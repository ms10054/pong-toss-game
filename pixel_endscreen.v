==> flow/design.v <==
`timescale 1ns / 1ps
module end_screen(
    input clk_d,               
    input [9:0] pixel_x,
    input [9:0] pixel_y,
    input video_on,
    input player1_win,         
    input player2_win,         
    input draw,                
    output reg [3:0] red,
    output reg [3:0] green,
    output reg [3:0] blue
);
    always @(posedge clk_d) begin
        if (video_on) begin
            red <= 4'h0;
            green <= 4'hF;
            blue <= 4'hF;
            if (player1_win) begin
                if (
                    (pixel_x >= 80 && pixel_x <= 100 && pixel_y >= 80 && pixel_y <= 210) ||
                    (pixel_x >= 100 && pixel_x <= 140 && pixel_y >= 80 && pixel_y <= 100) ||
                    (pixel_x >= 100 && pixel_x <= 140 && pixel_y >= 135 && pixel_y <= 145) ||
                    (pixel_x >= 140 && pixel_x <= 160 && pixel_y >= 100 && pixel_y <= 135) ||
                    (pixel_x >= 170 && pixel_x <= 190 && pixel_y >= 80 && pixel_y <= 210) ||
                    (pixel_x >= 170 && pixel_x <= 230 && pixel_y >= 190 && pixel_y <= 210) ||
                    (pixel_x >= 240 && pixel_x <= 260 && pixel_y >= 80 && pixel_y <= 210) ||
                    (pixel_x >= 300 && pixel_x <= 320 && pixel_y >= 80 && pixel_y <= 210) ||
                    (pixel_x >= 260 && pixel_x <= 300 && pixel_y >= 80 && pixel_y <= 100) ||
                    (pixel_x >= 260 && pixel_x <= 300 && pixel_y >= 135 && pixel_y <= 145) ||
                    (pixel_x >= 330 && pixel_x <= 350 && pixel_y >= 80 && pixel_y <= 135) ||
                    (pixel_x >= 390 && pixel_x <= 410 && pixel_y >= 80 && pixel_y <= 135) ||
                    (pixel_x >= 330 && pixel_x <= 410 && pixel_y >= 135 && pixel_y <= 145) ||
                    (pixel_x >= 360 && pixel_x <= 380 && pixel_y >= 145 && pixel_y <= 210) ||
                    (pixel_x >= 420 && pixel_x <= 440 && pixel_y >= 80 && pixel_y <= 210) ||
                    (pixel_x >= 420 && pixel_x <= 480 && pixel_y >= 80 && pixel_y <= 100) ||
                    (pixel_x >= 420 && pixel_x <= 480 && pixel_y >= 135 && pixel_y <= 145) ||
                    (pixel_x >= 420 && pixel_x <= 480 && pixel_y >= 190 && pixel_y <= 210) ||
                    (pixel_x >= 490 && pixel_x <= 510 && pixel_y >= 80 && pixel_y <= 210) ||
                    (pixel_x >= 490 && pixel_x <= 550 && pixel_y >= 80 && pixel_y <= 100) ||
                    (pixel_x >= 490 && pixel_x <= 550 && pixel_y >= 135 && pixel_y <= 145) ||
                    (pixel_x >= 530 && pixel_x <= 550 && pixel_y >= 100 && pixel_y <= 135) ||
                    (pixel_x >= 510 && pixel_x <= 550 && pixel_y >= 145 && pixel_y <= 210) ||
                    (pixel_x >= 580 && pixel_x <= 600 && pixel_y >= 80 && pixel_y <= 210) ||
                    (pixel_x >= 600 && pixel_x <= 620 && pixel_y >= 190 && pixel_y <= 210)
                ) begin
                    red <= 4'hF;
                    green <= 4'hA;
                    blue <= 4'h0;
                end
                else if (
                    (pixel_x >= 120 && pixel_x <= 140 && pixel_y >= 300 && pixel_y <= 400) ||
                    (pixel_x >= 160 && pixel_x <= 180 && pixel_y >= 300 && pixel_y <= 370) ||
                    (pixel_x >= 200 && pixel_x <= 220 && pixel_y >= 300 && pixel_y <= 400) ||
                    (pixel_x >= 120 && pixel_x <= 220 && pixel_y >= 380 && pixel_y <= 400) ||
                    (pixel_x >= 240 && pixel_x <= 300 && pixel_y >= 300 && pixel_y <= 310) ||
                    (pixel_x >= 270 && pixel_x <= 280 && pixel_y >= 310 && pixel_y <= 390) ||
                    (pixel_x >= 240 && pixel_x <= 300 && pixel_y >= 390 && pixel_y <= 400) ||
                    (pixel_x >= 320 && pixel_x <= 340 && pixel_y >= 300 && pixel_y <= 400) ||
                    (pixel_x >= 400 && pixel_x <= 420 && pixel_y >= 300 && pixel_y <= 400) ||
                    (pixel_x >= 340 && pixel_x <= 400 && pixel_y >= 300 && pixel_y <= 320) ||
                    (pixel_x >= 440 && pixel_x <= 500 && pixel_y >= 300 && pixel_y <= 310) ||
                    (pixel_x >= 440 && pixel_x <= 460 && pixel_y >= 300 && pixel_y <= 340) ||
                    (pixel_x >= 440 && pixel_x <= 500 && pixel_y >= 330 && pixel_y <= 340) ||
                    (pixel_x >= 480 && pixel_x <= 500 && pixel_y >= 340 && pixel_y <= 390) ||
                    (pixel_x >= 440 && pixel_x <= 500 && pixel_y >= 390 && pixel_y <= 400) ||
                    (pixel_x >= 520 && pixel_x <= 530 && pixel_y >= 300 && pixel_y <= 380) ||
                    (pixel_x >= 520 && pixel_x <= 530 && pixel_y >= 390 && pixel_y <= 400)
                ) begin
                    red <= 4'hF;
                    green <= 4'hA;
                    blue <= 4'h0;
                end
            end else if (player2_win) begin
                if (
                    (pixel_x >= 80 && pixel_x <= 100 && pixel_y >= 80 && pixel_y <= 210) ||
                    (pixel_x >= 100 && pixel_x <= 140 && pixel_y >= 80 && pixel_y <= 100) ||
                    (pixel_x >= 100 && pixel_x <= 140 && pixel_y >= 135 && pixel_y <= 145) ||
                    (pixel_x >= 140 && pixel_x <= 160 && pixel_y >= 100 && pixel_y <= 135) ||
                    (pixel_x >= 170 && pixel_x <= 190 && pixel_y >= 80 && pixel_y <= 210) ||
                    (pixel_x >= 170 && pixel_x <= 230 && pixel_y >= 190 && pixel_y <= 210) ||
                    (pixel_x >= 240 && pixel_x <= 260 && pixel_y >= 80 && pixel_y <= 210) ||
                    (pixel_x >= 300 && pixel_x <= 320 && pixel_y >= 80 && pixel_y <= 210) ||
                    (pixel_x >= 260 && pixel_x <= 300 && pixel_y >= 80 && pixel_y <= 100) ||
                    (pixel_x >= 260 && pixel_x <= 300 && pixel_y >= 135 && pixel_y <= 145) ||
                    (pixel_x >= 330 && pixel_x <= 350 && pixel_y >= 80 && pixel_y <= 135) ||
                    (pixel_x >= 390 && pixel_x <= 410 && pixel_y >= 80 && pixel_y <= 135) ||
                    (pixel_x >= 330 && pixel_x <= 410 && pixel_y >= 135 && pixel_y <= 145) ||
                    (pixel_x >= 360 && pixel_x <= 380 && pixel_y >= 145 && pixel_y <= 210) ||
                    (pixel_x >= 420 && pixel_x <= 440 && pixel_y >= 80 && pixel_y <= 210) ||
                    (pixel_x >= 420 && pixel_x <= 480 && pixel_y >= 80 && pixel_y <= 100) ||
                    (pixel_x >= 420 && pixel_x <= 480 && pixel_y >= 135 && pixel_y <= 145) ||
                    (pixel_x >= 420 && pixel_x <= 480 && pixel_y >= 190 && pixel_y <= 210) ||
                    (pixel_x >= 490 && pixel_x <= 510 && pixel_y >= 80 && pixel_y <= 210) ||
                    (pixel_x >= 490 && pixel_x <= 550 && pixel_y >= 80 && pixel_y <= 100) ||
                    (pixel_x >= 490 && pixel_x <= 550 && pixel_y >= 135 && pixel_y <= 145) ||
                    (pixel_x >= 530 && pixel_x <= 550 && pixel_y >= 100 && pixel_y <= 135) ||
                    (pixel_x >= 510 && pixel_x <= 550 && pixel_y >= 145 && pixel_y <= 210) ||
                    (pixel_x >= 580 && pixel_x <= 620 && pixel_y >= 80 && pixel_y <= 100) ||
                    (pixel_x >= 600 && pixel_x <= 620 && pixel_y >= 100 && pixel_y <= 145) ||
                    (pixel_x >= 580 && pixel_x <= 620 && pixel_y >= 135 && pixel_y <= 145) ||
                    (pixel_x >= 580 && pixel_x <= 600 && pixel_y >= 145 && pixel_y <= 190) ||
                    (pixel_x >= 580 && pixel_x <= 620 && pixel_y >= 190 && pixel_y <= 210)
                ) begin
                    red <= 4'hF;
                    green <= 4'hA;
                    blue <= 4'h0;
                end
                else if (
                    (pixel_x >= 120 && pixel_x <= 140 && pixel_y >= 300 && pixel_y <= 400) ||
                    (pixel_x >= 160 && pixel_x <= 180 && pixel_y >= 300 && pixel_y <= 370) ||
                    (pixel_x >= 200 && pixel_x <= 220 && pixel_y >= 300 && pixel_y <= 400) ||
                    (pixel_x >= 120 && pixel_x <= 220 && pixel_y >= 380 && pixel_y <= 400) ||
                    (pixel_x >= 240 && pixel_x <= 300 && pixel_y >= 300 && pixel_y <= 310) ||
                    (pixel_x >= 270 && pixel_x <= 280 && pixel_y >= 310 && pixel_y <= 390) ||
                    (pixel_x >= 240 && pixel_x <= 300 && pixel_y >= 390 && pixel_y <= 400) ||
                    (pixel_x >= 320 && pixel_x <= 340 && pixel_y >= 300 && pixel_y <= 400) ||
                    (pixel_x >= 400 && pixel_x <= 420 && pixel_y >= 300 && pixel_y <= 400) ||
                    (pixel_x >= 340 && pixel_x <= 400 && pixel_y >= 300 && pixel_y <= 320) ||
                    (pixel_x >= 440 && pixel_x <= 500 && pixel_y >= 300 && pixel_y <= 310) ||
                    (pixel_x >= 440 && pixel_x <= 460 && pixel_y >= 300 && pixel_y <= 340) ||
                    (pixel_x >= 440 && pixel_x <= 500 && pixel_y >= 330 && pixel_y <= 340) ||
                    (pixel_x >= 480 && pixel_x <= 500 && pixel_y >= 340 && pixel_y <= 390) ||
                    (pixel_x >= 440 && pixel_x <= 500 && pixel_y >= 390 && pixel_y <= 400) ||
                    (pixel_x >= 520 && pixel_x <= 530 && pixel_y >= 300 && pixel_y <= 380) ||
                    (pixel_x >= 520 && pixel_x <= 530 && pixel_y >= 390 && pixel_y <= 400)
                ) begin
                    red <= 4'hF;
                    green <= 4'hA;
                    blue <= 4'h0;
                end
            end else if (draw) begin
                if (
                    (pixel_x >= 80 && pixel_x <= 100 && pixel_y >= 180 && pixel_y <= 300) ||
                    (pixel_x >= 80 && pixel_x <= 160 && pixel_y >= 180 && pixel_y <= 200) ||
                    (pixel_x >= 80 && pixel_x <= 160 && pixel_y >= 280 && pixel_y <= 300) ||
                    (pixel_x >= 140 && pixel_x <= 160 && pixel_y >= 200 && pixel_y <= 280) ||
                    (pixel_x >= 180 && pixel_x <= 200 && pixel_y >= 180 && pixel_y <= 300) ||
                    (pixel_x >= 180 && pixel_x <= 260 && pixel_y >= 180 && pixel_y <= 200) ||
                    (pixel_x >= 180 && pixel_x <= 260 && pixel_y >= 230 && pixel_y <= 250) ||
                    (pixel_x >= 240 && pixel_x <= 260 && pixel_y >= 200 && pixel_y <= 230) ||
                    (pixel_x >= 240 && pixel_x <= 260 && pixel_y >= 250 && pixel_y <= 270) ||
                    (pixel_x >= 220 && pixel_x <= 240 && pixel_y >= 270 && pixel_y <= 290) ||
                    (pixel_x >= 200 && pixel_x <= 220 && pixel_y >= 290 && pixel_y <= 300) ||
                    (pixel_x >= 280 && pixel_x <= 300 && pixel_y >= 180 && pixel_y <= 300) ||
                    (pixel_x >= 360 && pixel_x <= 380 && pixel_y >= 180 && pixel_y <= 300) ||
                    (pixel_x >= 300 && pixel_x <= 360 && pixel_y >= 180 && pixel_y <= 200) ||
                    (pixel_x >= 300 && pixel_x <= 360 && pixel_y >= 230 && pixel_y <= 250) ||
                    (pixel_x >= 400 && pixel_x <= 420 && pixel_y >= 180 && pixel_y <= 300) ||
                    (pixel_x >= 440 && pixel_x <= 460 && pixel_y >= 180 && pixel_y <= 270) ||
                    (pixel_x >= 480 && pixel_x <= 500 && pixel_y >= 180 && pixel_y <= 300) ||
                    (pixel_x >= 400 && pixel_x <= 500 && pixel_y >= 280 && pixel_y <= 300) ||
                    (pixel_x >= 520 && pixel_x <= 540 && pixel_y >= 180 && pixel_y <= 260) ||
                    (pixel_x >= 520 && pixel_x <= 540 && pixel_y >= 280 && pixel_y <= 300)
                ) begin
                    red <= 4'hF;
                    green <= 4'hA;
                    blue <= 4'h0;
                end
            end
        end
        else begin
            red <= 4'h0;
            green <= 4'h0;
            blue <= 4'h0;
        end
    end
endmodule
* Tool chain data of end_screen
Tool output for the design above, in the order of the flow.
Line numbers count from 1 in the design file above.
Operators carry their Yosys type and port widths (W data, S select, Z words).
Library cell names are shortened.
The mark n/a stands for no value.
- Design top :: end_screen
- Clock port :: clk_d
- Cell library :: sky130hd
- Corner :: tt_025C_1v80

* Elaborated design
Yosys after proc, flatten, opt, wreduce and memory -nomap, before mapping. Enables and synchronous resets that opt folds into registers are not counted as muxes. Memory bits, and registers merged into a memory's read port (data or address), are not among the register bits. Print and check cells are not counted. Equal cells are merged and count once.
- Bits in registers :: 12
- Input bits :: 25
- Output and inout port bits :: 12
- $lt $le $gt $ge :: 97
- Mux-type cells :: 21
- Reductions and logical operators :: 243
** Operator list (count)
- $le A10 B9 Y1 const B :: 28
- $ge A10 B9 Y1 const B :: 24
- $logic_and A1 B1 Y1 :: 178
- $le A10 B8 Y1 const B :: 15
- $ge A10 B8 Y1 const B :: 14
- $logic_or A1 B1 Y1 :: 65
- $mux W4 :: 14
- $le A10 B10 Y1 const B :: 5
- $ge A10 B7 Y1 const B :: 5
- $ge A10 B10 Y1 const B :: 4
- $mux W3 :: 7
- $le A10 B7 Y1 const B :: 2

* Logic depth
Depth = most cells in a row (Yosys ltp): at word level without a register or memory, in the mapped netlist without a sequential cell, where the memories' decode and read muxes count.
- Word-level depth :: 34
- ABC_AREA :: 0
- Gate-level depth with buffers :: 11
- Gate-level depth less buffers :: 8

* After synthesis
The flow's flattened synthesis, as Yosys stat reports it; memories are mapped. The netlist is that of the ABC_AREA named above (0 if unset); the other value can give another one.
Totals and module areas in this step are rounded.
- Standard cells after synthesis :: 413
- Synthesis area :: 2584 sq um
- Area of sequential cells :: 60.1 sq um
- Flip-flop cells :: 3
- Buffer cells :: 54
** Cell types
- a21oi_1 :: count 32, area in all 160.154 sq um
- buf_2 :: count 25, area in all 125.12 sq um
- o21ai_0 :: count 24, area in all 120.115 sq um
- nor2_1 :: count 31, area in all 116.362 sq um
- nor3_1 :: count 21, area in all 105.101 sq um
- nand3_1 :: count 19, area in all 95.091 sq um
- buf_4 :: count 12, area in all 90.086 sq um
- a31oi_1 :: count 14, area in all 87.584 sq um
- nand2_1 :: count 21, area in all 78.826 sq um
- nand2b_1 :: count 11, area in all 68.816 sq um
- o211ai_1 :: count 9, area in all 67.565 sq um
- o22ai_1 :: count 10, area in all 62.56 sq um
- dfxtp_1 :: count 3, area in all 60.058 sq um
- o31ai_1 :: count 8, area in all 60.058 sq um
- clkbuf_1 :: count 15, area in all 56.304 sq um
- nor4_1 :: count 9, area in all 56.304 sq um
- o21bai_1 :: count 7, area in all 52.55 sq um
- and3_1 :: count 8, area in all 50.048 sq um
Other cell types: 54; their cells: 134.

* Path before layout
OpenSTA on the mapped netlist: ideal clock, no wires. The path of least setup slack (recovery checks aside). Input and output delay are each 20% of the period. Register names are those of the netlist, which keeps one name where synthesis merged equal registers.
- Path type :: input to register
- Start point :: in pixel_x[5]
- End point :: reg red[2]
- Clock period :: 3130 ps
- Launch time at the first pin :: 626 ps
- Arrival :: 2409 ps
- Data required time :: 3014 ps
- Slack :: 605 ps
- Delay of the path :: 1899 ps
- Driving pins on the path :: 9
- Buffers on the path :: 1
- Synthesis period reached :: 2525 ps
"delay of the path" = arrival - input delay + setup time.
"driving pins on the path" counts driving pins, that of a launching flip-flop among them; a cell with two outputs on the path counts twice.
"synthesis period reached" is the clock period less the worst setup slack; recovery checks do not enter. This is arithmetic on one report: input and output delays are still those of the set period (20% each).
The rows between start and end are the longest chain of elaborated cells between them; the timing report does not say that the signal goes this way. Where chains are equally long, one stands for them.
A line is the first line of the expression or statement that the cell stems from. Yosys adds cells for indexed reads and writes and turns some case tables into memories.
A register here has more assigning lines than the two given.
- Path through :: buf_6 > or4_4 > and3_4 > nand2_2 > o311ai_1 > o32ai_2 > o211ai_1 > or3_1 > and3_1
- Cells in the longest elaborated chain :: 34
- Elaborated cells between the ends (all ways) :: 309
- Classes of those cells :: compare: 59; mux: 7; reduce/logical: 243
** Ends and longest elaborated chain, after synthesis
- from (decl) :: RTL line 4 : input [9:0] pixel_x,
- $ge A10 B7 Y1 :: RTL line 76 : (pixel_x >= 80 && pixel_x <= 100 && pixel_y >= 80 && pixel_y <= 210) ||
- $logic_and A1 B1 Y1 x3 :: RTL line 76
- $logic_or A1 B1 Y1 x27 :: RTL line 76
- $mux W4 :: RTL line 75 : if (
- $mux W4 :: RTL line 74 : end else if (player2_win) begin
- $mux W4 :: RTL line 19 : if (player1_win) begin
- to (assign) :: RTL line 16 : red <= 4'h0;
- to (assign) :: RTL line 47 : red <= 4'hF;
- to (decl) :: RTL line 10 : output reg [3:0] red,

* Worst path after layout
From the final timing report of run 1: the path of least setup slack in the routed layout; clock arrival at registers is part of the times.
The report prints the path's times to 10 ps; the period is as set.
- Path type :: input to register
- Start point :: in pixel_x[2]
- End point :: reg red[2]
- Clock period :: 2760 ps
- Launch time at the first pin :: 550 ps
- Arrival :: 2650 ps
- Data required time :: 2920 ps
- Slack :: 270 ps
- Driving pins on the path :: 10
- Buffers on the path :: 3
The rows between start and end are the longest chain of elaborated cells between them; the timing report does not say that the signal goes this way. Where chains are equally long, one stands for them.
A register here has more assigning lines than the two given.
- Path through :: buf_6 > buf_12 > buf_12 > or4_4 > o21bai_1 > or3b_4 > a41o_1 > nand4_1 > or3_4 > and3_1
- Cells in the longest elaborated chain :: 34
- Elaborated cells between the ends (all ways) :: 309
- Classes of those cells :: compare: 59; mux: 7; reduce/logical: 243
** Ends and longest elaborated chain, post-layout
- from (decl) :: RTL line 4 : input [9:0] pixel_x,
- $ge A10 B7 Y1 :: RTL line 76 : (pixel_x >= 80 && pixel_x <= 100 && pixel_y >= 80 && pixel_y <= 210) ||
- $logic_and A1 B1 Y1 x3 :: RTL line 76
- $logic_or A1 B1 Y1 x27 :: RTL line 76
- $mux W4 :: RTL line 75 : if (
- $mux W4 :: RTL line 74 : end else if (player2_win) begin
- $mux W4 :: RTL line 19 : if (player1_win) begin
- to (assign) :: RTL line 16 : red <= 4'h0;
- to (assign) :: RTL line 47 : red <= 4'hF;
- to (decl) :: RTL line 10 : output reg [3:0] red,

FLOW RESULTS
============

Settings and measured results of 2 stored flow runs for module end_screen (sky130hd), not sorted in any way. The constraints put input and output delay at 20% of the set period each and load the outputs with 0.01 pF.
"reached clock period" means the clock period less the worst setup slack. The figure is calculated, with input and output delays left at 20% of the set period.
"allowed time less slack (worst setup path)": the worst setup path's part of the clock period (all of it between registers, 20% less for each end at a port) less its slack. A launch clock that arrives late makes it longer, a capture clock that arrives late makes it shorter.
"power" is the tool's figure for a default switching activity; nothing was simulated.
"allowed time less slack (worst setup path)" is given in steps of 10 ps.
Values from the reports are rounded here.

* Run 1
** Files
==> flow/run.sh <==
#!/bin/bash
# the make line also repeats the synthesis and layout settings of config.mk as NAME=value (left out here)
make -C /OpenROAD-flow-scripts/flow DESIGN_CONFIG=/design/flow/config.mk WORK_HOME=/design/flow/orfs CLKGATE_MAP_FILE= finish
==> flow/config.mk <==
export PLATFORM = sky130hd
export DESIGN_NAME = end_screen
export DESIGN_NICKNAME = end_screen
export VERILOG_FILES = /design/flow/design.v
export SDC_FILE = /design/flow/constraint.sdc
export NUM_CORES = 4
export LEC_CHECK = 0
export CAP_MARGIN = 20
export CORE_MARGIN = 2
export CORE_UTILIZATION = 40
export SETUP_SLACK_MARGIN = 0.77
export SLEW_MARGIN = 20
==> flow/constraint.sdc <==
create_clock -name core_clock -period 2.76 [get_ports {clk_d}]
set_input_delay 0.5520 -clock core_clock [delete_from_list [all_inputs] [get_ports {clk_d}]]
set_output_delay 0.5520 -clock core_clock [all_outputs]
set_load 0.01 [all_outputs]
** Results
- Reached clock period :: 2,490 ps
- Power :: 914.3 µW
- Standard-cell area of the final layout :: 4,835 sq um
- Synthesis area :: 2,584 sq um
- Utilization after routing :: 76.6 %
- Final setup TNS :: 0 ps
- Area of the die :: 7,118 sq um
- Allowed time less slack (worst setup path) :: 1,940 ps
- Critical path type :: input to register
- Worst setup slack after layout :: 270 ps
- Worst hold slack in the final report :: 837 ps

* Run 2
** Files
==> flow/run.sh <==
#!/bin/bash
# the make line also repeats the synthesis and layout settings of config.mk as NAME=value (left out here)
make -C /OpenROAD-flow-scripts/flow DESIGN_CONFIG=/design/flow/config.mk WORK_HOME=/design/flow/orfs CLKGATE_MAP_FILE= finish
==> flow/config.mk <==
export PLATFORM = sky130hd
export DESIGN_NAME = end_screen
export DESIGN_NICKNAME = end_screen
export VERILOG_FILES = /design/flow/design.v
export SDC_FILE = /design/flow/constraint.sdc
export NUM_CORES = 4
export LEC_CHECK = 0
export CAP_MARGIN = 20
export CELL_PAD_IN_SITES_DETAIL_PLACEMENT = 2
export CELL_PAD_IN_SITES_GLOBAL_PLACEMENT = 3
export CORE_ASPECT_RATIO = 1.64
export CORE_MARGIN = 2
export CORE_UTILIZATION = 45
export CTS_CLUSTER_SIZE = 40
export MAX_ROUTING_LAYER = met4
export SLEW_MARGIN = 40
==> flow/constraint.sdc <==
create_clock -name core_clock -period 3.65 [get_ports {clk_d}]
set_input_delay 0.7300 -clock core_clock [delete_from_list [all_inputs] [get_ports {clk_d}]]
set_output_delay 0.7300 -clock core_clock [all_outputs]
set_load 0.01 [all_outputs]
** Results
Did not finish, placement stopped with GPL-0301.
