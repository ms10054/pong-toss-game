==> flow/design.v <==
`timescale 1ns / 1ps
module start_screen(
    input clk_d,  
    input [9:0] pixel_x,
    input [9:0] pixel_y,
    input video_on,
    output reg [3:0] red=0,
    output reg [3:0] green=0,
    output reg [3:0] blue=0
);
function in_cup;
    input [9:0] px, py;
    input [9:0] top_left, top_right, bottom_left, bottom_right, top_y, bottom_y;
    reg [9:0] left_edge, right_edge;
    begin
        if (py >= top_y && py <= bottom_y) begin
            left_edge = top_left + ((bottom_left - top_left) * (py - top_y)) / (bottom_y - top_y);
            right_edge = top_right + ((bottom_right - top_right) * (py - top_y)) / (bottom_y - top_y);
            in_cup = (px >= left_edge && px <= right_edge);
        end else begin
            in_cup = 0;
        end
    end
endfunction
always @(posedge clk_d) begin
    if (video_on) begin
        red <= 4'h0;
        green <= 4'hF;
        blue <= 4'hF;
        if (in_cup(pixel_x, pixel_y, 40, 90, 50, 80, 50, 150)) begin
            red <= 4'hF; 
            green <= 4'h0; 
            blue <= 4'h0;
        end
        else if (in_cup(pixel_x, pixel_y, 550, 600, 560, 590, 250, 350)) begin
            red <= 4'h0; 
            green <= 4'h5; 
            blue <= 4'hF;
        end
        else if (
            ((pixel_x - 575) * (pixel_x - 575) + (pixel_y - 220) * (pixel_y - 220) <= 225)
        ) begin
            red <= 4'hF; 
            green <= 4'hF; 
            blue <= 4'hF;
        end
        else if(
            (pixel_x >= 120 && pixel_x <= 140 && pixel_y >= 20 && pixel_y <= 190) || 
            (pixel_x >= 190 && pixel_x <= 210 && pixel_y >= 20 && pixel_y <= 95) || 
            (pixel_x >= 140 && pixel_x <= 190 && pixel_y >= 20 && pixel_y <= 40) || 
            (pixel_x >= 140 && pixel_x <= 190 && pixel_y >= 85 && pixel_y <= 95) || 
            (pixel_x >= 230 && pixel_x <= 250 && pixel_y >= 20 && pixel_y <= 190) || 
            (pixel_x >= 290 && pixel_x <= 310 && pixel_y >= 20 && pixel_y <= 190) || 
            (pixel_x >= 250 && pixel_x <= 290 && pixel_y >= 20 && pixel_y <= 40) || 
            (pixel_x >= 250 && pixel_x <= 290 && pixel_y >= 170 && pixel_y <= 190) || 
            (pixel_x >= 320 && pixel_x <= 340 && pixel_y >= 20 && pixel_y <= 190) || 
            (pixel_x >= 390 && pixel_x <= 410 && pixel_y >= 20 && pixel_y <= 190) || 
            (pixel_x >= 340 && pixel_x <= 390 && pixel_y >= 20 && pixel_y <= 40) || 
            (pixel_x >= 420 && pixel_x <= 440 && pixel_y >= 20 && pixel_y <= 190) || 
            (pixel_x >= 490 && pixel_x <= 510 && pixel_y >= 85 && pixel_y <= 190) || 
            (pixel_x >= 440 && pixel_x <= 490 && pixel_y >= 20 && pixel_y <= 40) || 
            (pixel_x >= 440 && pixel_x <= 490 && pixel_y >= 85 && pixel_y <= 95) || 
            (pixel_x >= 440 && pixel_x <= 490 && pixel_y >= 170 && pixel_y <= 190) || 
            (pixel_x >= 130 && pixel_x <= 190 && pixel_y >= 200 && pixel_y <= 220) || 
            (pixel_x >= 150 && pixel_x <= 170 && pixel_y >= 220 && pixel_y <= 390) || 
            (pixel_x >= 210 && pixel_x <= 230 && pixel_y >= 200 && pixel_y <= 390) || 
            (pixel_x >= 270 && pixel_x <= 290 && pixel_y >= 200 && pixel_y <= 390) || 
            (pixel_x >= 230 && pixel_x <= 270 && pixel_y >= 200 && pixel_y <= 220) || 
            (pixel_x >= 230 && pixel_x <= 270 && pixel_y >= 370 && pixel_y <= 390) || 
            (pixel_x >= 310 && pixel_x <= 370 && pixel_y >= 200 && pixel_y <= 220) || 
            (pixel_x >= 310 && pixel_x <= 330 && pixel_y >= 220 && pixel_y <= 300) || 
            (pixel_x >= 310 && pixel_x <= 370 && pixel_y >= 300 && pixel_y <= 320) || 
            (pixel_x >= 350 && pixel_x <= 370 && pixel_y >= 320 && pixel_y <= 390) || 
            (pixel_x >= 310 && pixel_x <= 370 && pixel_y >= 370 && pixel_y <= 390) || 
            (pixel_x >= 390 && pixel_x <= 450 && pixel_y >= 200 && pixel_y <= 220) || 
            (pixel_x >= 390 && pixel_x <= 410 && pixel_y >= 220 && pixel_y <= 300) || 
            (pixel_x >= 390 && pixel_x <= 450 && pixel_y >= 300 && pixel_y <= 320) || 
            (pixel_x >= 430 && pixel_x <= 450 && pixel_y >= 320 && pixel_y <= 390) || 
            (pixel_x >= 390 && pixel_x <= 450 && pixel_y >= 370 && pixel_y <= 390) ||
            (pixel_x >= 20 && pixel_x <= 80 && pixel_y >= 400 && pixel_y <= 410) ||
            (pixel_x >= 20 && pixel_x <= 30 && pixel_y >= 410 && pixel_y <= 425) ||
            (pixel_x >= 20 && pixel_x <= 80 && pixel_y >= 425 && pixel_y <= 435) ||
            (pixel_x >= 70 && pixel_x <= 80 && pixel_y >= 435 && pixel_y <= 450) ||
            (pixel_x >= 20 && pixel_x <= 80 && pixel_y >= 450 && pixel_y <= 460) ||
            (pixel_x >= 90 && pixel_x <= 130 && pixel_y >= 400 && pixel_y <= 410) ||
            (pixel_x >= 105 && pixel_x <= 115 && pixel_y >= 410 && pixel_y <= 460) ||
            (pixel_x >= 140 && pixel_x <= 150 && pixel_y >= 400 && pixel_y <= 460) ||
            (pixel_x >= 150 && pixel_x <= 180 && pixel_y >= 400 && pixel_y <= 410) ||
            (pixel_x >= 150 && pixel_x <= 180 && pixel_y >= 425 && pixel_y <= 435) ||
            (pixel_x >= 180 && pixel_x <= 190 && pixel_y >= 400 && pixel_y <= 460) ||
            (pixel_x >= 200 && pixel_x <= 210 && pixel_y >= 400 && pixel_y <= 460) ||
            (pixel_x >= 210 && pixel_x <= 250 && pixel_y >= 400 && pixel_y <= 410) ||
            (pixel_x >= 210 && pixel_x <= 250 && pixel_y >= 425 && pixel_y <= 435) ||
            (pixel_x >= 250 && pixel_x <= 260 && pixel_y >= 410 && pixel_y <= 425) ||
            (pixel_x >= 250 && pixel_x <= 260 && pixel_y >= 435 && pixel_y <= 460) ||
            (pixel_x >= 270 && pixel_x <= 310 && pixel_y >= 400 && pixel_y <= 410) ||
            (pixel_x >= 285 && pixel_x <= 295 && pixel_y >= 410 && pixel_y <= 460) ||
            (pixel_x >= 380 && pixel_x <= 430 && pixel_y >= 400 && pixel_y <= 410) ||
            (pixel_x >= 380 && pixel_x <= 430 && pixel_y >= 450 && pixel_y <= 460) ||
            (pixel_x >= 380 && pixel_x <= 390 && pixel_y >= 410 && pixel_y <= 450) ||
            (pixel_x >= 420 && pixel_x <= 430 && pixel_y >= 435 && pixel_y <= 450) ||
            (pixel_x >= 400 && pixel_x <= 430 && pixel_y >= 425 && pixel_y <= 435) ||
            (pixel_x >= 450 && pixel_x <= 460 && pixel_y >= 400 && pixel_y <= 460) ||
            (pixel_x >= 460 && pixel_x <= 480 && pixel_y >= 400 && pixel_y <= 410) ||
            (pixel_x >= 460 && pixel_x <= 480 && pixel_y >= 425 && pixel_y <= 435) ||
            (pixel_x >= 480 && pixel_x <= 490 && pixel_y >= 400 && pixel_y <= 460) ||
            (pixel_x >= 500 && pixel_x <= 560 && pixel_y >= 400 && pixel_y <= 410) ||
            (pixel_x >= 500 && pixel_x <= 510 && pixel_y >= 410 && pixel_y <= 460) ||
            (pixel_x >= 525 && pixel_x <= 535 && pixel_y >= 410 && pixel_y <= 460) ||
            (pixel_x >= 550 && pixel_x <= 560 && pixel_y >= 410 && pixel_y <= 460) ||
            (pixel_x >= 570 && pixel_x <= 580 && pixel_y >= 400 && pixel_y <= 460) ||
            (pixel_x >= 580 && pixel_x <= 620 && pixel_y >= 400 && pixel_y <= 410) ||
            (pixel_x >= 580 && pixel_x <= 620 && pixel_y >= 425 && pixel_y <= 435) ||
            (pixel_x >= 580 && pixel_x <= 620 && pixel_y >= 450 && pixel_y <= 460)
        ) begin
            red <= 4'hF; 
            green <= 4'hA; 
            blue <= 4'h0;
        end
    end
    else begin
        red <= 4'h0;
        green <= 4'h0;
        blue <= 4'h0;
    end
end
endmodule
## Reports on start_screen

Tool output for the design above, in the order of the flow.
Line numbers count from 1 in the design file above.
A cell with -- has no value.

| design | value |
|---|---|
| design top | start_screen |
| clock | clk_d |
| standard-cell library | sky130hd |
| corner | tt_025C_1v80 |

## Word-level counts

Source: Yosys, flattened and elaborated, memories not mapped. Widths are those after wreduce. Registers that Yosys merges into a memory's read port (data or address) are not register bits. Print and check cells do not count. Equal cells are merged and count once.

| word-level totals | value |
|---|---|
| flip-flop bits (word level) | 12 |
| bits of input ports | 22 |
| word-level cells | 396 |

| operators by class | value |
|---|---|
| $add $sub $neg | 9 |
| multiply operators | 6 |
| divide/modulo/power cells | 4 |
| $lt $le $gt $ge | 103 |
| muxes and demuxes | 15 |
| bitwise logic cells | 1 |
| reductions and logical operators | 254 |

Operators by type and width:

| kind | count |
|---|---|
| multiplier 11 x 11 -> 22 bit | 2 |
| divider 10 x 7 -> 10 bit (second input constant) | 4 |
| greater-or-equal comparator 10 x 9 -> 1 bit (second input constant) | 26 |
| <= comparator 10 x 9 -> 1 bit (second input constant) | 26 |
| logical AND 1 bit | 186 |
| multiplier 9 x 10 -> 9 bit (first input constant) | 2 |
| greater-or-equal comparator 10 x 8 -> 1 bit (second input constant) | 13 |
| <= comparator 10 x 8 -> 1 bit (second input constant) | 12 |
| logical OR 1 bit | 66 |
| multiplier 3 x 10 -> 9 bit (first input constant) | 2 |
| greater-or-equal comparator 10 x 7 -> 1 bit (second input constant) | 5 |
| greater-or-equal comparator 10 bit (second input constant) | 4 |
| <= comparator 10 bit (second input constant) | 4 |
| <= comparator 32 x 8 -> 1 bit (second input constant) | 1 |
| <= comparator 10 x 7 -> 1 bit (second input constant) | 3 |
| 2-to-1 mux 4 bit | 7 |
| adder 22 x 22 -> 23 bit | 1 |
| adder 10 bit (first input constant) | 2 |
| greater-or-equal comparator 10 bit | 2 |
| <= comparator 10 bit | 2 |
| greater-or-equal comparator 10 x 5 -> 1 bit (second input constant) | 2 |
| subtractor 10 x 10 -> 11 bit (second input constant) | 1 |
| subtractor 10 x 8 -> 11 bit (second input constant) | 1 |
| <= comparator 10 x 5 -> 1 bit (second input constant) | 1 |
| subtractor 10 x 6 -> 10 bit (second input constant) | 1 |
| greater-or-equal comparator 10 x 6 -> 1 bit (second input constant) | 1 |
| <= comparator 10 x 6 -> 1 bit (second input constant) | 1 |
| subtractor 10 x 8 -> 10 bit (second input constant) | 1 |

Not listed: further kinds 7, cells in them 13.

## Depth

Longest topological path by Yosys (ltp), each cell counted once; first at word level (registers and memories cut), then after technology mapping (sequential cells cut; the memories' decode and read muxes count).

| logic depth | value |
|---|---|
| word-level depth | 74 |
| ABC_AREA | 0 |
| gate-level depth with buffers | 39 |

## Synthesis result

The flow's flattened synthesis, as Yosys stat reports it; memories are mapped. The netlist is that of the ABC_AREA named above (0 if unset); the other value can give another one.

Cells by type:

| type | count | total area (µm²) |
|---|---|---|
| sky130_fd_sc_hd__fa_1 | 267 | 5.35E+03 |
| sky130_fd_sc_hd__ha_1 | 189 | 2.36E+03 |
| sky130_fd_sc_hd__inv_1 | 382 | 1.43E+03 |
| sky130_fd_sc_hd__nand2_1 | 143 | 536.765 |
| sky130_fd_sc_hd__xnor2_1 | 60 | 525.504 |
| sky130_fd_sc_hd__nor2_1 | 130 | 487.968 |
| sky130_fd_sc_hd__a21oi_1 | 88 | 440.422 |
| sky130_fd_sc_hd__o21ai_0 | 69 | 345.331 |
| sky130_fd_sc_hd__mux2i_1 | 19 | 190.182 |
| sky130_fd_sc_hd__xor2_1 | 19 | 166.41 |
| sky130_fd_sc_hd__nand2b_1 | 25 | 156.4 |
| sky130_fd_sc_hd__nand3_1 | 30 | 150.144 |
| sky130_fd_sc_hd__nor3_1 | 28 | 140.134 |
| sky130_fd_sc_hd__clkbuf_1 | 37 | 138.883 |
| sky130_fd_sc_hd__and2_1 | 22 | 137.632 |
| sky130_fd_sc_hd__a21o_1 | 17 | 127.622 |
| sky130_fd_sc_hd__nor2b_1 | 20 | 125.12 |
| sky130_fd_sc_hd__a211oi_1 | 14 | 105.101 |

Not listed: further types 79, cells in them 248.

| mapped netlist | value |
|---|---|
| mapped cells | 1807 |
| chip area (Yosys) | 0.0150244 mm² |
| area of sequential cells | 0.0000601 mm² |
| mapped flip-flops | 3 |

## Path before layout

Path of least setup slack by OpenSTA after synthesis, without wires, with an ideal clock, recovery checks aside; 20% of the period is set as input and as output delay. Where synthesis merged equal registers, the netlist keeps one of their names.

| path post-synthesis | value |
|---|---|
| path kind | input port to flip-flop |
| start point | input pixel_y[4] |
| end point | register red[2] |
| period | 13.3 ns |
| input delay | 2.660 ns |
| launch time at the first pin | 2.660 ns |
| data arrival time | 10.953 ns |
| data required time | 13.226 ns |
| path slack | 2.273 ns |
| delay of the path | 8.367 ns |
| stages | 29 |
| path buffers | 3 |
| synthesis period reached | 11.027 ns |

"delay of the path" = arrival - input delay + setup time.
"stages" counts driving pins, that of a launching flip-flop among them; a cell with two outputs on the path counts twice.
"synthesis period reached" is the clock period less the worst setup slack; recovery checks do not enter. This is arithmetic on one report: input and output delays are still those of the set period (20% each).
A register here has more assigning lines than the two given.

| between the ends, post-synthesis | value |
|---|---|
| cells stage by stage | sky130_fd_sc_hd__buf_2 -> sky130_fd_sc_hd__clkbuf_1 -> sky130_fd_sc_hd__clkbuf_1 -> sky130_fd_sc_hd__a21oi_1 -> sky130_fd_sc_hd__o21ai_1 -> sky130_fd_sc_hd__clkinv_1 -> sky130_fd_sc_hd__and2_1 -> sky130_fd_sc_hd__fa_1 -> sky130_fd_sc_hd__fa_1 -> sky130_fd_sc_hd__inv_1 -> sky130_fd_sc_hd__fa_1 -> sky130_fd_sc_hd__fa_1 -> sky130_fd_sc_hd__inv_1 -> sky130_fd_sc_hd__fa_1 -> sky130_fd_sc_hd__fa_1 -> sky130_fd_sc_hd__fa_1 -> sky130_fd_sc_hd__ha_1 -> sky130_fd_sc_hd__inv_1 -> sky130_fd_sc_hd__nor3_1 -> sky130_fd_sc_hd__a221oi_1 -> sky130_fd_sc_hd__o221ai_1 -> sky130_fd_sc_hd__nor4_1 -> sky130_fd_sc_hd__o21ai_0 -> sky130_fd_sc_hd__nor4_1 -> sky130_fd_sc_hd__o21ai_0 -> sky130_fd_sc_hd__or4_1 -> sky130_fd_sc_hd__nor4_1 -> sky130_fd_sc_hd__nand3b_1 -> sky130_fd_sc_hd__a31oi_1 |
| elaborated cells between the ends (all ways) | 264 |
| classes of those cells | add/sub (8); mul (5); div (4); compare (34); mux (9); reduce/logical (204) |

RTL lines, path post-synthesis:

| item | line | RTL |
|---|---|---|
| start, declared | 5 | `input [9:0] pixel_y,` |
| end, assigned | 27 | `red <= 4'h0;` |
| end, assigned | 31 | `red <= 4'hF;` |
| end, declared | 7 | `output reg [3:0] red=0,` |

Chain of elaborated cells between the ends: none given.

## Timing after layout

Path of least setup slack in the final report of job 1 (OpenROAD, finished layout, wires in). Where an end is a register, its clock arrival counts in the times.

| path after layout | value |
|---|---|
| path kind | input port to flip-flop |
| start point | input pixel_y[2] |
| end point | register red[2] |
| period | 11.7 ns |
| input delay | 2.34 ns |
| launch time at the first pin | 2.34 ns |
| data arrival time | 11.18 ns |
| data required time | 11.84 ns |
| path slack | 0.66 ns |
| stages | 31 |
| path buffers | 3 |

A register here has more assigning lines than the two given.

| between the ends, after layout | value |
|---|---|
| cells stage by stage | sky130_fd_sc_hd__clkdlybuf4s50_1 -> sky130_fd_sc_hd__ha_1 -> sky130_fd_sc_hd__a21oi_1 -> sky130_fd_sc_hd__o21ai_1 -> sky130_fd_sc_hd__buf_4 -> sky130_fd_sc_hd__clkinv_1 -> sky130_fd_sc_hd__buf_4 -> sky130_fd_sc_hd__nand2_1 -> sky130_fd_sc_hd__inv_1 -> sky130_fd_sc_hd__fa_1 -> sky130_fd_sc_hd__fa_1 -> sky130_fd_sc_hd__inv_1 -> sky130_fd_sc_hd__fa_1 -> sky130_fd_sc_hd__fa_1 -> sky130_fd_sc_hd__inv_1 -> sky130_fd_sc_hd__fa_1 -> sky130_fd_sc_hd__fa_1 -> sky130_fd_sc_hd__fa_1 -> sky130_fd_sc_hd__ha_1 -> sky130_fd_sc_hd__inv_1 -> sky130_fd_sc_hd__nor3_1 -> sky130_fd_sc_hd__a221oi_1 -> sky130_fd_sc_hd__o221ai_1 -> sky130_fd_sc_hd__nor4_1 -> sky130_fd_sc_hd__o21ai_0 -> sky130_fd_sc_hd__nor4_1 -> sky130_fd_sc_hd__o21ai_0 -> sky130_fd_sc_hd__or4_1 -> sky130_fd_sc_hd__nor4_2 -> sky130_fd_sc_hd__nand3b_1 -> sky130_fd_sc_hd__a31oi_1 |
| elaborated cells between the ends (all ways) | 264 |
| classes of those cells | add/sub (8); mul (5); div (4); compare (34); mux (9); reduce/logical (204) |

RTL lines, path after layout:

| item | line | RTL |
|---|---|---|
| start, declared | 5 | `input [9:0] pixel_y,` |
| end, assigned | 27 | `red <= 4'h0;` |
| end, assigned | 31 | `red <= 4'hF;` |
| end, declared | 7 | `output reg [3:0] red=0,` |

Chain of elaborated cells between the ends: none given.

Hand-over note for start_screen

Top module start_screen; platform sky130hd; tools Yosys and OpenROAD; 2 stored runs in no particular order. Input and output delays are each 20% of the period that was set; the output load is 0.01 pF.
"critical path time" is the time allowed to the run's worst setup path (the clock period less input and output delay, where it has them) less its slack. Clock arrival times count: a late capture clock shortens it, a late launch clock lengthens it.

#### Job 1

| setting | value |
|---|---|
| period_ns | `11.7` |
| CORE_UTILIZATION | `20` |
| CAP_MARGIN | `20` |
| CORE_MARGIN | `2` |
| SLEW_MARGIN | `20` |

| result | value |
|---|---|
| cell area after synthesis | 0.0150244 mm² |
| area of the die | 0.0773313 mm² |
| area of the standard cells in the finished layout | 0.0168086 mm² |
| setup slack of the critical path | 0.664 ns |
| lowest hold slack | 2.871 ns |
| critical path time | 8.70 ns |
| type of the worst setup path | input port to flip-flop |

#### Job 2

| setting | value |
|---|---|
| period_ns | `14.3` |
| CORE_UTILIZATION | `38` |
| SETUP_SLACK_MARGIN | `1.57` |
| PLACE_DENSITY_LB_ADDON | `0.2` |
| CELL_PAD_IN_SITES_GLOBAL_PLACEMENT | `3` |
| CELL_PAD_IN_SITES_DETAIL_PLACEMENT | `2` |
| GPL_TIMING_DRIVEN | `0` |
| GPL_ROUTABILITY_DRIVEN | `1` |
| CTS_CLUSTER_SIZE | `49` |
| SLEW_MARGIN | `40` |
| MAX_ROUTING_LAYER | `met4` |
| CAP_MARGIN | `20` |
| CORE_MARGIN | `2` |

| result | value |
|---|---|
| cell area after synthesis | 0.0150244 mm² |
| area of the die | 0.0411441 mm² |
| area of the standard cells in the finished layout | 0.0163982 mm² |
| setup slack of the critical path | 1.970 ns |
| lowest hold slack | 3.370 ns |
| critical path time | 9.47 ns |
| type of the worst setup path | input port to flip-flop |

End of note.
